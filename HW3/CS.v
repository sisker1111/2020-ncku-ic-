==> flow/design.v <==
`timescale 1ns/10ps
module CS(Y, X, reset, clk);
input clk, reset; 
input  [7:0] X;
output [9:0] Y;
reg  [9:0] Y;
reg  [9:0] temp;
reg [71:0] x_value;
reg [7:0] avg;
reg [7:0] min;
reg [11:0]total;
reg [11:0]tmp;
always @(posedge clk)
begin
 x_value={x_value[63:0],X}; 
 total=(((x_value[71:64]+ x_value[63:56])+(x_value[55:48]+ x_value[47:40]))+((x_value[39:32]+ x_value[31:24])+(x_value[23:16]+ x_value[15:8]))+x_value[7:0]);
 avg = total / 9;
 min = 8'b11111111; 
 if(x_value[71:64]<=avg)
 begin
  if( avg - x_value[71:64] < min )
   	min = avg - x_value[71:64];  
 end
 if(x_value[63:56]<=avg)
 begin
  if( avg - x_value[63:56] < min )
  	min=avg - x_value[63:56];  
 end
 if(x_value[55:48]<=avg)
 begin
  if( avg - x_value[55:48] < min )
   	min=avg - x_value[55:48];  
 end
 if(x_value[47:40]<=avg)
 begin
  if( avg - x_value[47:40] < min )
   	min=avg - x_value[47:40];  
 end
 if(x_value[39:32]<=avg)
 begin
  if( avg - x_value[39:32] < min )
   min=avg - x_value[39:32];  
 end
 if(x_value[31:24]<=avg)
 begin
  if( avg - x_value[31:24] < min )
    min=avg - x_value[31:24];  
 end
 if(x_value[23:16]<=avg)
 begin
  if( avg - x_value[23:16] < min )
    min=avg - x_value[23:16];  
 end
 if(x_value[15:8]<=avg)
 begin
  if( avg - x_value[15:8] < min )
    min=avg - x_value[15:8];  
 end
 if(x_value[7:0]<=avg)
 begin
  if( avg - x_value[7:0] < min )
    min=avg - x_value[7:0]; 
 end
 avg = avg - min;
 tmp={4'b0,avg};
 Y=( (total + tmp)  + (tmp<<3) ) >>3; 
end
endmodule
# Step by step through the tools: CS
# Tool output for the design above, in the order of the flow.
# Lines are those of the file above, counted from 1.
# The mark -- stands for no value.
# design
top	CS
clock	clk
lib	sky130hd
lib_corner	tt_025C_1v80

# After elaboration
# Yosys after proc, flatten, opt, wreduce and memory -nomap, before mapping. Enables and synchronous resets that opt folds into registers are not counted as muxes. Memory bits, and registers merged into a memory's read port (data or address), are not among the register bits. Print and check cells are not counted. Equal cells are merged and count once.
# bits
wordCells	59
regBits	73
out_inout_bits	10
# classes
n_div	1
compare	18
add_sub_neg	20
n_mux	18
# ops
cell	n
8-bit two-way mux	18
12-bit by 4-bit divider with 32-bit output with constant B	1
8-bit subtractor	10
8-bit <= comparator	9
8-bit < comparator	8
8-bit by 8-bit adder with 9-bit output	4
9-bit by 9-bit adder with 10-bit output	2
11-bit by 8-bit adder with 12-bit output	1
12-bit by 11-bit adder with 12-bit output	1
12-bit by 8-bit adder with 12-bit output	1
10-bit by 10-bit adder with 11-bit output	1
8-bit < comparator with constant B	1

# Longest topological paths
# Depth = most cells in a row (Yosys ltp): at word level without a register or memory, in the mapped netlist without a sequential cell, where the memories' decode and read muxes count.
# logic_depth
depth_word	36
abc_area	0
ltp_mapped	158
depth_no_buf	149

# Synthesis result
# Yosys stat after the flow's synthesis: flattened, memories mapped to cells. It holds for the ABC_AREA given above (unset counts as 0); a run with the other value may have another netlist.
# Totals and module areas in this step are rounded.
# synth_totals
ffs	73
mapped_cells	1411
buffers	27
synth_area_um2	12000
# types
cell	n	type_area_um2
sky130_fd_sc_hd__ha_1	156	1.95E+03
sky130_fd_sc_hd__dfxtp_1	73	1.46E+03
sky130_fd_sc_hd__fa_1	69	1.38E+03
sky130_fd_sc_hd__inv_1	177	664.387
sky130_fd_sc_hd__a21o_1	54	405.389
sky130_fd_sc_hd__o21ai_0	70	350.336
sky130_fd_sc_hd__a21oi_1	69	345.331
sky130_fd_sc_hd__xor2_1	39	341.578
sky130_fd_sc_hd__nor2_1	88	330.317
sky130_fd_sc_hd__xnor2_1	37	324.061
sky130_fd_sc_hd__nand2_1	70	262.752
sky130_fd_sc_hd__nor2b_1	34	212.704
sky130_fd_sc_hd__o21a_1	25	187.68
sky130_fd_sc_hd__mux2i_1	18	180.173
sky130_fd_sc_hd__nand3_1	36	180.173
sky130_fd_sc_hd__nand2b_1	24	150.144
sky130_fd_sc_hd__nor3_1	30	150.144
sky130_fd_sc_hd__nand4_1	22	137.632
# Not listed: further types 85, cells in them 320.

# Worst setup path after synthesis
# Path of least setup slack by OpenSTA after synthesis, without wires, with an ideal clock, recovery checks aside; 20% of the period is set as input and as output delay. Where synthesis merged equal registers, the netlist keeps one of their names.
# synth_timing
path_type	in2reg
startpoint	in X[2]
endpoint	reg Y[8]
clock_period_ps	57600
setup_slack_ps	15170
t_arrival_ps	42311
path_delay_ps	30910
setup_ps	119
launch_ps	11520
t_required_ps	57481
driving_pins	145
in_delay_ps	11520
path_buffers	9
synth_period_reached_ps	42430
# "path_delay_ps" is the arrival time less input delay plus setup time.
# "driving_pins" counts driving pins, that of a launching flip-flop among them; a cell with two outputs on the path counts twice.
# "synth_period_reached_ps" = period - worst setup slack (recovery checks aside). The figure is calculated, with input and output delays left at 20% of the set period.
# The rows between start and end are the longest chain of elaborated cells between them; the timing report does not say that the signal goes this way. Where chains are equally long, one stands for them.
# Each line given opens the expression or statement behind the cell; cells for indexed reads and writes are added by Yosys, which also makes memories of some case tables.
# synth_between
cell_sequence	sky130_fd_sc_hd__inv_1 > sky130_fd_sc_hd__fa_1 > sky130_fd_sc_hd__inv_1 > sky130_fd_sc_hd__fa_1 > sky130_fd_sc_hd__fa_1 > sky130_fd_sc_hd__inv_1 > sky130_fd_sc_hd__fa_1 > sky130_fd_sc_hd__inv_1 > sky130_fd_sc_hd__ha_1 > sky130_fd_sc_hd__inv_1 > sky130_fd_sc_hd__fa_1 > sky130_fd_sc_hd__and2b_1 > sky130_fd_sc_hd__o21ai_4 > sky130_fd_sc_hd__a221oi_2 > sky130_fd_sc_hd__nand2_1 > sky130_fd_sc_hd__nor2_1 > sky130_fd_sc_hd__inv_1 > sky130_fd_sc_hd__ha_1 > [109 not listed] > sky130_fd_sc_hd__ha_1 > sky130_fd_sc_hd__inv_1 > sky130_fd_sc_hd__fa_1 > sky130_fd_sc_hd__a21o_1 > sky130_fd_sc_hd__a21oi_1 > sky130_fd_sc_hd__xnor2_1 > sky130_fd_sc_hd__fa_1 > sky130_fd_sc_hd__inv_1 > sky130_fd_sc_hd__ha_1 > sky130_fd_sc_hd__o21a_1 > sky130_fd_sc_hd__o21a_1 > sky130_fd_sc_hd__o21a_1 > sky130_fd_sc_hd__o21a_1 > sky130_fd_sc_hd__o21a_1 > sky130_fd_sc_hd__o21a_1 > sky130_fd_sc_hd__o21a_1 > sky130_fd_sc_hd__nor2_1 > sky130_fd_sc_hd__xnor2_1
elab_chain_len	33
cone_cells	50
classes_between	13 x add/sub; 1 x div; 18 x compare; 18 x mux
# synth_lines
item	line_no	source
start, declared	4	input  [7:0] X;
11-bit by 8-bit adder with 12-bit output	16	total=(((x_value[71:64]+ x_value[63:56])+(x_value[55:48]+ x_value[47:40]))+((x_value[39:32]+ x_value[31:24])+( ...
12-bit by 4-bit divider with 32-bit output	17	avg = total / 9;
8-bit subtractor	21	if( avg - x_value[71:64] < min )
8-bit < comparator	21
8-bit two-way mux	21
8-bit two-way mux	19	if(x_value[71:64]<=avg)
8-bit < comparator	26	if( avg - x_value[63:56] < min )
[19 not listed]	--
8-bit two-way mux	54	if(x_value[15:8]<=avg)
8-bit < comparator	61	if( avg - x_value[7:0] < min )
8-bit two-way mux	61
8-bit two-way mux	59	if(x_value[7:0]<=avg)
8-bit subtractor	64	avg = avg - min;
12-bit by 8-bit adder with 12-bit output	66	Y=( (total + tmp)  + (tmp<<3) ) >>3;
12-bit by 11-bit adder with 12-bit output	66
end, assigned	66
end, declared	5	output [9:0] Y;

# Path in the finished layout
# Path of least setup slack in the final report of flow run A (OpenROAD, finished layout, wires in). Where an end is a register, its clock arrival counts in the times.
# The path's times are printed in steps of 10 ps; the period is the one set.
# layout_timing
path_type	in2reg
startpoint	in X[2]
endpoint	reg Y[8]
setup_slack_ps	9100
path_buffers	11
driving_pins	143
setup_ps	70
launch_ps	11700
clock_period_ps	58500
t_required_ps	58770
in_delay_ps	11700
t_arrival_ps	49680
# The rows between start and end are the longest chain of elaborated cells between them; the timing report does not say that the signal goes this way. Where chains are equally long, one stands for them.
# layout_between
cell_sequence	sky130_fd_sc_hd__clkdlybuf4s50_1 > sky130_fd_sc_hd__inv_1 > sky130_fd_sc_hd__fa_1 > sky130_fd_sc_hd__inv_1 > sky130_fd_sc_hd__fa_1 > sky130_fd_sc_hd__fa_1 > sky130_fd_sc_hd__inv_1 > sky130_fd_sc_hd__fa_1 > sky130_fd_sc_hd__inv_1 > sky130_fd_sc_hd__ha_1 > sky130_fd_sc_hd__inv_1 > sky130_fd_sc_hd__fa_1 > sky130_fd_sc_hd__and2b_1 > sky130_fd_sc_hd__o21ai_4 > sky130_fd_sc_hd__a221oi_2 > sky130_fd_sc_hd__nand2_1 > sky130_fd_sc_hd__nor2_1 > sky130_fd_sc_hd__inv_1 > [107 not listed] > sky130_fd_sc_hd__ha_1 > sky130_fd_sc_hd__inv_1 > sky130_fd_sc_hd__fa_1 > sky130_fd_sc_hd__a21o_1 > sky130_fd_sc_hd__a21oi_1 > sky130_fd_sc_hd__xnor2_1 > sky130_fd_sc_hd__fa_1 > sky130_fd_sc_hd__inv_1 > sky130_fd_sc_hd__ha_1 > sky130_fd_sc_hd__o21a_1 > sky130_fd_sc_hd__o21a_1 > sky130_fd_sc_hd__o21a_1 > sky130_fd_sc_hd__o21a_1 > sky130_fd_sc_hd__o21a_1 > sky130_fd_sc_hd__o21a_1 > sky130_fd_sc_hd__o21a_1 > sky130_fd_sc_hd__nor2_1 > sky130_fd_sc_hd__xnor2_1
elab_chain_len	33
cone_cells	50
classes_between	13 x add/sub; 1 x div; 18 x compare; 18 x mux
# layout_lines
item	line_no	source
start, declared	4	input  [7:0] X;
11-bit by 8-bit adder with 12-bit output	16	total=(((x_value[71:64]+ x_value[63:56])+(x_value[55:48]+ x_value[47:40]))+((x_value[39:32]+ x_value[31:24])+( ...
12-bit by 4-bit divider with 32-bit output	17	avg = total / 9;
8-bit subtractor	21	if( avg - x_value[71:64] < min )
8-bit < comparator	21
8-bit two-way mux	21
8-bit two-way mux	19	if(x_value[71:64]<=avg)
8-bit < comparator	26	if( avg - x_value[63:56] < min )
[19 not listed]	--
8-bit two-way mux	54	if(x_value[15:8]<=avg)
8-bit < comparator	61	if( avg - x_value[7:0] < min )
8-bit two-way mux	61
8-bit two-way mux	59	if(x_value[7:0]<=avg)
8-bit subtractor	64	avg = avg - min;
12-bit by 8-bit adder with 12-bit output	66	Y=( (total + tmp)  + (tmp<<3) ) >>3;
12-bit by 11-bit adder with 12-bit output	66
end, assigned	66
end, declared	5	output [9:0] Y;

Subject: CS on sky130hd, stored results

Hello all,

Stored flow runs of CS (2 of them; Yosys, OpenROAD, sky130hd). They differ in their settings and are not a sequence. Constraints: input delay and output delay 20% of the set period each, output load 0.01 pF.
"clock_period_reached_ps": clock period set for the run, less the worst setup slack. It is reckoned from that one timing run; input and output delays stay at 20% of the period that was set.
"worstPathTime_ps" = time allowed to the worst setup path (clock period - input delay - output delay, where it has them) - its slack; a late launch clock adds to it, a late capture clock takes from it.
"worstPathTime_ps" is given in steps of 10 ps.
The results are shown rounded.

Flow run A, flow files:
==> flow/run.sh <==
#!/bin/bash
# the make line also repeats the synthesis and layout settings of config.mk as NAME=value (left out here)
make -C /OpenROAD-flow-scripts/flow DESIGN_CONFIG=/design/flow/config.mk WORK_HOME=/design/flow/orfs CLKGATE_MAP_FILE= finish
==> flow/config.mk <==
export PLATFORM = sky130hd
export DESIGN_NAME = CS
export DESIGN_NICKNAME = CS
export VERILOG_FILES = /design/flow/design.v
export SDC_FILE = /design/flow/constraint.sdc
export NUM_CORES = 4
export LEC_CHECK = 0
export CAP_MARGIN = 20
export CELL_PAD_IN_SITES_DETAIL_PLACEMENT = 1
export CORE_MARGIN = 2
export CORE_UTILIZATION = 24
export CTS_CLUSTER_SIZE = 39
export GPL_TIMING_DRIVEN = 0
export MIN_ROUTING_LAYER = met2
export PLACE_DENSITY = 0.47
export SETUP_SLACK_MARGIN = 1.24
export SLEW_MARGIN = 20
export TNS_END_PERCENT = 25
==> flow/constraint.sdc <==
create_clock -name core_clock -period 58.5 [get_ports {clk}]
set_input_delay 11.7000 -clock core_clock [delete_from_list [all_inputs] [get_ports {clk}]]
set_output_delay 11.7000 -clock core_clock [all_outputs]
set_load 0.01 [all_outputs]

==> results of flow run A, as CSV <==
result,value
fin_util_pct,27
clock_period_reached_ps,49403
final_die_area_um2,50000
yosys_chip_area_um2,12000
cell_area_final_um2,13000
hold_ws_ps,350
setup_worst_slack_ps,9100
total_negative_slack_ps,0
worstPathTime_ps,37700
worst_path_kind,"in2reg"

Flow run B, flow files:
==> flow/run.sh <==
#!/bin/bash
# the make line also repeats the synthesis and layout settings of config.mk as NAME=value (left out here)
make -C /OpenROAD-flow-scripts/flow DESIGN_CONFIG=/design/flow/config.mk WORK_HOME=/design/flow/orfs CLKGATE_MAP_FILE= finish
==> flow/config.mk <==
export PLATFORM = sky130hd
export DESIGN_NAME = CS
export DESIGN_NICKNAME = CS
export VERILOG_FILES = /design/flow/design.v
export SDC_FILE = /design/flow/constraint.sdc
export NUM_CORES = 4
export LEC_CHECK = 0
export CAP_MARGIN = 20
export CORE_MARGIN = 2
export CORE_UTILIZATION = 40
export SLEW_MARGIN = 20
==> flow/constraint.sdc <==
create_clock -name core_clock -period 26.3 [get_ports {clk}]
set_input_delay 5.2600 -clock core_clock [delete_from_list [all_inputs] [get_ports {clk}]]
set_output_delay 5.2600 -clock core_clock [all_outputs]
set_load 0.01 [all_outputs]

==> results of flow run B, as CSV <==
result,value
fin_util_pct,66
clock_period_reached_ps,31681
final_die_area_um2,30000
yosys_chip_area_um2,12000
cell_area_final_um2,19000
hold_ws_ps,350
setup_worst_slack_ps,-5400
total_negative_slack_ps,-43000
worstPathTime_ps,26420
worst_path_kind,"in2reg"

Thanks
