==> flow/design.v <==
`timescale 1ns/10ps
module  SOBEL(clk,reset,busy,ready,iaddr,idata,cdata_rd,cdata_wr,caddr_rd,caddr_wr,cwr,crd,csel	);
	input clk,reset;
	input ready;	
	input [7:0] idata;	
	input [7:0] cdata_rd;
	output reg busy;	
	output reg [16:0] iaddr;
	output reg [7:0] cdata_wr;
	output reg [15:0] caddr_rd;
	output reg [15:0] caddr_wr;
	output reg cwr,crd;
	output reg [1:0] csel;
	reg [1:0] sobel_x_finish;
	reg [1:0] sobel_y_finish;
	reg [1:0] combine_finish;
	reg [1:0] delay;
	reg [16:0] w_count;
	reg delay_combine;
	integer temp_sobelx;
	integer temp_sobely;
	reg [8:0] temp_combine;
	reg [4:0] count;
	integer count_iaddr;
	reg [17:0] count_caddr;
	reg done;
	reg [7:0] pixel_value [8:0];
	initial begin
		delay=2'b00;
		caddr_wr=0;
		delay_combine=0;
		cwr=0;
		done=0;
		count_iaddr=0;
		temp_sobelx=0;
		sobel_x_finish=0;
		sobel_y_finish=0;
		combine_finish=0;
		count_caddr=0;
		busy=0;
		count=0;
		iaddr=0;
		csel=0;
		w_count = 0;
	end
	always @(posedge clk)
	begin
		if(ready==0 && busy==1 && delay==0)
			delay<=1;
		if(ready==0 && busy==1 && delay==1)
		begin
			if(combine_finish==0)
			begin
				if(sobel_x_finish==1)
				begin
					sobel_x_finish=2;
				end
				else if(sobel_x_finish==2)begin
					sobel_x_finish=0;
				end
				else begin
					if(count>=0 && count<3)
						begin
							pixel_value[count] = idata;
							if(count==2)
								iaddr = iaddr + 256;
							else
								iaddr = iaddr +1;
							count = count + 1;
						end
					else if(count>=3 && count<6)
						begin
							pixel_value[count] = idata;
							if(count==5)
								iaddr = iaddr + 256;
							else
								iaddr = iaddr +1;
							count = count + 1;
						end
					else 
						begin
							pixel_value[count] = idata;
							if(count==8)
								begin
									if(count_iaddr%258 == 255)
										count_iaddr = count_iaddr + 3;
									else
										count_iaddr = count_iaddr + 1;
									count_caddr = count_caddr + 1;
									iaddr = count_iaddr;
									count = 0;
									sobel_x_finish=1;
								end
							else begin
								iaddr = iaddr +1;
								count = count + 1;
							end
						end
				end
			end
		end
	end
	always @(negedge clk)
	begin
		if(combine_finish==1)
			combine_finish=2;
		if(done==1)
		begin
			busy=0;
			cwr=0;
		end
		if(ready==1)
			busy=1;
		if(sobel_x_finish==2)  
		begin
			cwr=1;
			csel=2'b01;
			temp_sobelx = pixel_value[3]<<1 ;
			temp_sobelx = temp_sobelx + pixel_value[0] + pixel_value[6];
			temp_sobelx = temp_sobelx - (  pixel_value[5] << 1 );
			temp_sobelx = temp_sobelx - pixel_value[2] - pixel_value[8];
			if(temp_sobelx > 255)
				temp_sobelx=255;
			if(temp_sobelx < 0)
				temp_sobelx=0;
			sobel_y_finish<=1;
			cdata_wr = temp_sobelx;
			caddr_wr = w_count;
		end
		if(sobel_y_finish==1)  
		begin
			cwr=1;
			csel=2'b10;
			temp_sobely = pixel_value[1]<<1 ;
			temp_sobely = temp_sobely + pixel_value[0] + pixel_value[2];
			temp_sobely = temp_sobely - (  pixel_value[7] << 1 );
			temp_sobely = temp_sobely - pixel_value[6] - pixel_value[8];
			if(temp_sobely > 255)
				temp_sobely=255;
			if(temp_sobely < 0)
				temp_sobely=0;
			cdata_wr = temp_sobely;
			sobel_y_finish<=0;
			combine_finish=1;
			caddr_wr = w_count;
		end
		if(combine_finish==2)  
		begin
			cwr=1;
			csel=2'b11;
			temp_combine = temp_sobelx + temp_sobely + 1 ;
			temp_combine= temp_combine >> 1;
			cdata_wr = temp_combine;
			combine_finish=0;
			caddr_wr = w_count;
			w_count = w_count + 1;
			if(count_caddr==65536)
				begin
					done=1;
				end
		end
	end
endmodule
# Tool chain data of SOBEL
# What the tools print for SOBEL, step after step.
# Line numbers count from 1 in the design file above.
# Operators carry their Yosys type and port widths (W data, S select, Z words).
# Cell names lack the library's common part.
# The mark - stands for no value.
# setup
top	SOBEL
clock	clk
cell_library	sky130hd
lib_corner	tt_025C_1v80

# After elaboration
# Yosys after proc, flatten, opt, wreduce and memory -nomap, before mapping. Memory bits, and registers merged into a memory's read port (data or address), are not among the register bits. Print and check cells are not counted.
# Yosys's memory passes give these memory sizes; they may raise the number of words (mostly to a power of two), join words into wider ones and drop unused or constant bits.
# word_totals
ramBits	128
register_bits	188
n_memories	1
mem_bits_ro	0
latchBits	0
wordCells	150
# memory_table
memory	size	width	line	text
pixel_value	16	8	27	reg [7:0] pixel_value [8:0];
# classes
logic	7
cmp	8
n_reduce_logical	17
multipliers	0
eq_ne	11
mux	67
add_sub_neg	19
shift	0
n_div	1
# ops
operator	n
$mod A32 B10 Y32 const B	1
$mux W32	9
$mux W8	22
$sub A32 B8 Y32	4
$mux W17	5
$lt A32 B1 Y1 const B	2
$gt A32 B9 Y1 const B	2
$mux W16	3
$add A17 B1 Y17 const B	2
$add A32 B2 Y32 const B	1
$add A32 B3 Y32 const B	1
$eq A32 B9 Y1 const B	1
$sub A11 B9 Y12	2
$add A10 B8 Y11	2
$add A9 B8 Y10	2
$mux W1	19
$add A18 B1 Y18 const B	1
$eq A18 B17 Y1 const B	1
$add A17 B9 Y17 const B	1
$mux W5	3
$mux W2	6
$add A9 B2 Y9 const B	1
$add A9 B9 Y9	1
$reduce_and A7 Y1	1
$ne A3 B2 Y1 const B	2
$reduce_bool A3 Y1	2
$logic_and A1 B1 Y1	5
$not A1 Y1	5
# Not listed: further kinds 18, cells in them 23.

# Depth
# Yosys ltp: most cells in a row. Word level: on the elaborated netlist, between registers, memories and ports. Mapped: between sequential cells and ports; inverters and the memories' decode and read muxes count.
# logic_depth
ltp_word	14
abc_area	0
depth_mapped	79

# Netlist
# The flow's flattened synthesis, as Yosys stat reports it; memories are mapped. The netlist is that of the ABC_AREA named above (0 if unset); the other value can give another one.
# mapped
area_um2	20266.9
cell_count	2261
buffers	87
ffs	205
# by_type
cell	n	type_area_um2
edfxtp_1	180	5.41E+03
xnor2_1	131	1147.35
ha_1	79	988.448
fa_1	48	960.922
inv_1	178	668.141
xor2_1	73	639.363
a21oi_1	122	610.586
nand2_1	159	596.822
nor2_1	151	566.794
o21ai_0	105	525.504
dfxtp_1	25	500.48
nand3_1	89	445.427
and3_1	42	262.752
a21o_1	32	240.23
and2_1	36	225.216
nor3_1	45	225.216
nand4_1	34	212.704
mux2i_1	20	200.192
# Other cell types: 107; their cells: 712.

# Below are 2 stored runs of the flow (Yosys, OpenROAD; platform sky130hd) on SOBEL, each with its settings and what was measured, unordered. Constraints: input delay and output delay 20% of the set period each, output load 0.01 pF.
# "power.total_uw" is the tool's figure for a default switching activity; nothing was simulated.
# Settings: . = not set for that run.
# Among the results, . means that no value is shown for the run.
setting or result,record 1,record 2
period_ns,35.4,14.7
CORE_UTILIZATION,53,72
SETUP_SLACK_MARGIN,1.13,.
PLACE_DENSITY,0.45,.
CORE_ASPECT_RATIO,0.59,.
GPL_TIMING_DRIVEN,1,1
GPL_ROUTABILITY_DRIVEN,0,.
CAP_MARGIN,20,20
MAX_ROUTING_LAYER,met4,met5
CORE_MARGIN,2,2
SLEW_MARGIN,20,20
PLACE_DENSITY_LB_ADDON,.,0.27
CELL_PAD_IN_SITES_GLOBAL_PLACEMENT,.,1
CELL_PAD_IN_SITES_DETAIL_PLACEMENT,.,2
ABC_AREA,.,1
CTS_CLUSTER_DIAMETER,.,178
MIN_ROUTING_LAYER,.,met1
final_die_area_um2,39875.1,.
synth_area_um2,20266.9,.
power.total_uw,566.7,.
utilization_pct,59.4,.
setup_ws_ps,8477,.
setupTns_ps,0,.
# Record 2: not finished: placement ended with error FLW-0024
